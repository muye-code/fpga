==> flow/design.v <==
module data_processor #(
  parameter DATA_BITS = 8
)(
  input  logic       clk,             
  input  logic       rst_n,           
  input  logic       rx_data_valid,   
  input  logic [7:0] rx_data,         
  output logic       tx_en,           
  output logic [7:0] data_out         
);
logic [7:0] data_reg;
logic data_valid;
always_ff @( posedge clk or negedge rst_n ) begin : BLK_DATA_REG
  if(!rst_n) begin
    data_reg <= '0;
    data_valid <= 1'b0;
  end
  else begin
    data_reg <= rx_data;
    data_valid <= rx_data_valid;
  end
end
always_ff @( posedge clk or negedge rst_n ) begin : BLK_TX
  if(!rst_n) begin
    tx_en <= 1'b0;
    data_out <= '0;
  end
  else begin
    tx_en <= data_valid;
    data_out <= data_reg + 1'b1;
  end
end
endmodule  
---- Tool chain data of data_processor ----
What the tools print for data_processor, step after step.
Lines are those of the file above, counted from 1.
Library cell names are shortened.
A cell with n/a has no value.
design
  top module .............................. data_processor
  clock port .............................. clk
  cell library ............................ sky130hd
  timing corner ........................... tt_025C_1v80

---- Word-level counts ----
Yosys after proc, flatten, opt, wreduce and memory -nomap, before mapping. Enables and synchronous resets that opt folds into registers are not counted as muxes. Memory bits, and registers merged into a memory's read port (data or address), are not among the register bits. Print and check cells are not counted. Equal cells are merged and count once.
storage and ports
  bits in registers ....................... 18
  latch bits .............................. 0
  memory bits (writable) .................. 0
  bits in read-only memories .............. 0
  word width x clocked read ports ......... 0
  memory cells ............................ 0
  output and inout port bits .............. 9
operators by class
  add/sub/neg operators ................... 1
  $mul .................................... 0
  divide/modulo/power cells ............... 0
  $lt $le $gt $ge ......................... 0
  equality and inequality tests ........... 0
  shift operators ......................... 0
  muxes and demuxes ....................... 0
  bitwise gates (word level) .............. 0
  reduce/logical cells .................... 0
operators by type and width
  operator                                                number
  8-bit by 1-bit adder with 8-bit output with constant B  1

---- Longest topological paths ----
Yosys ltp: most cells in a row. Word level: on the elaborated netlist, between registers, memories and ports. Mapped: between sequential cells and ports; inverters and the memories' decode and read muxes count.
depth
  depth after elaboration ................. 1
  ABC_AREA ................................ 0
  depth in mapped cells ................... 3
  gate-level depth less buffers ........... 3

---- Mapped cells and area ----
Yosys stat after the flow's synthesis: flattened, memories mapped to cells. It holds for the ABC_AREA given above (unset counts as 0); a run with the other value may have another netlist.
The area totals of this step are shown rounded.
mapped netlist
  standard cells after synthesis .......... 34
  cell area after synthesis ............... 567 um^2
  area of sequential cells ................ 450 um^2
  flip-flops .............................. 18
  buffer cells ............................ 0
cells by type
  cell     number
  dfrtp_1  18
  xnor2_1  3
  xor2_1   3
  ha_1     1
  nand3_1  2
  nand3_2  1
  nor3_2   1
  nand2_1  2
  and3_1   1
  inv_1    1
  nor2_1   1

---- Timing after synthesis ----
Path of least setup slack by OpenSTA after synthesis, without wires, with an ideal clock, recovery checks aside; 20% of the period is set as input and as output delay. Where synthesis merged equal registers, the netlist keeps one of their names.
path post-synthesis
  kind .................................... reg2reg
  start ................................... register data_reg[2]
  end ..................................... register data_out[7]
  clock period ............................ 1390 ps
  launch time at the first pin ............ 0 ps
  arrival ................................. 827 ps
  data required time ...................... 1311 ps
  path slack .............................. 484 ps
  delay of the path ....................... 906 ps
  stages on the path ...................... 4
  path buffers ............................ 0
  period reached after synthesis .......... 906 ps
"delay of the path" = arrival - input delay + setup time.
"stages on the path" counts driving pins, that of a launching flip-flop among them; a cell with two outputs on the path counts twice.
"period reached after synthesis" is the clock period less the worst setup slack; recovery checks do not enter. This is arithmetic on one report: input and output delays are still those of the set period (20% each).
The rows between start and end are the longest chain of elaborated cells between them; the timing report does not say that the signal goes this way. Where chains are equally long, one stands for them.
A line is the first line of the expression or statement that the cell stems from. Yosys adds cells for indexed reads and writes and turns some case tables into memories.
between the ends, post-synthesis
  path through ............................ dfrtp_1 nand3_2 nor3_2 xor2_1
  length of the longest elaborated chain .. 1
  elaborated cells on any way between the ends .. 1
  RTL lines with such cells ............... 1
  classes of those cells .................. add/sub (1)
ends and longest elaborated chain, post-synthesis
  what                                    line  source
  from (decl)                             11    logic [7:0] data_reg;
  from (assign)                           15    data_reg <= '0;
  from (assign)                           19    data_reg <= rx_data;
  8-bit by 1-bit adder with 8-bit output  30    data_out <= data_reg + 1'b1;
  to (assign)                             26    data_out <= '0;
  to (assign)                             30
  to (decl)                               9     output logic [7:0] data_out

---- Path in the finished layout ----
From the final timing report of entry B: the path of least setup slack in the routed layout; clock arrival at registers is part of the times.
The path's times are printed in steps of 10 ps; the period is the one set.
path post-layout
  kind .................................... reg2out
  start ................................... register data_out[0]
  end ..................................... output port data_out[0]
  clock period ............................ 1070 ps
  output delay ............................ 210 ps
  launch time at the first pin ............ 280 ps
  arrival ................................. 800 ps
  data required time ...................... 860 ps
  path slack .............................. 60 ps
  stages on the path ...................... 2
  path buffers ............................ 1
between the ends, post-layout
  path through ............................ dfrtp_1 buf_2
  length of the longest elaborated chain .. 0
  elaborated cells on any way between the ends .. 0
  RTL lines with such cells ............... 0
ends and longest elaborated chain, post-layout
  what           line  source
  from (decl)    9     output logic [7:0] data_out
  from (assign)  26    data_out <= '0;
  from (assign)  30    data_out <= data_reg + 1'b1;
  to (decl)      9

==> runs of data_processor <==
Settings and measured results of 2 stored flow runs for module data_processor (sky130hd), not sorted in any way. The constraints put input and output delay at 20% of the set period each and load the outputs with 0.01 pF.
"period achieved" = clock period - worst setup slack. The figure is calculated, with input and output delays left at 20% of the set period.
By "power" is meant OpenSTA's value without simulated activity: inputs other than the clock are taken to toggle once in ten clock periods, and the tool carries that through the logic.
Measured values are rounded.

---- entry A ----
settings
  period_ns = 0.813
  CORE_UTILIZATION = 67
  PLACE_DENSITY_LB_ADDON = 0.1
  CORE_ASPECT_RATIO = 0.67
  CELL_PAD_IN_SITES_DETAIL_PLACEMENT = 2
  TNS_END_PERCENT = 50
  GPL_TIMING_DRIVEN = 1
  CTS_CLUSTER_SIZE = 56
  CAP_MARGIN = 35
  MIN_ROUTING_LAYER = met1
  MAX_ROUTING_LAYER = met5
  CORE_MARGIN = 2
  SLEW_MARGIN = 20
results
  no final report: floorplanning broke off with PDN-0185

---- entry B ----
settings
  period_ns = 1.07
  CORE_UTILIZATION = 34
  CAP_MARGIN = 20
  CORE_MARGIN = 2
  SLEW_MARGIN = 20
results
  setup total negative slack .............. 0 ps
  area of the synthesized netlist ......... 567 um^2
  period achieved ......................... 1014 ps
  power ................................... 1250 uW
  die area ................................ 2010 um^2
  lowest setup slack ...................... 56 ps
  standard-cell area after routing ........ 791 um^2
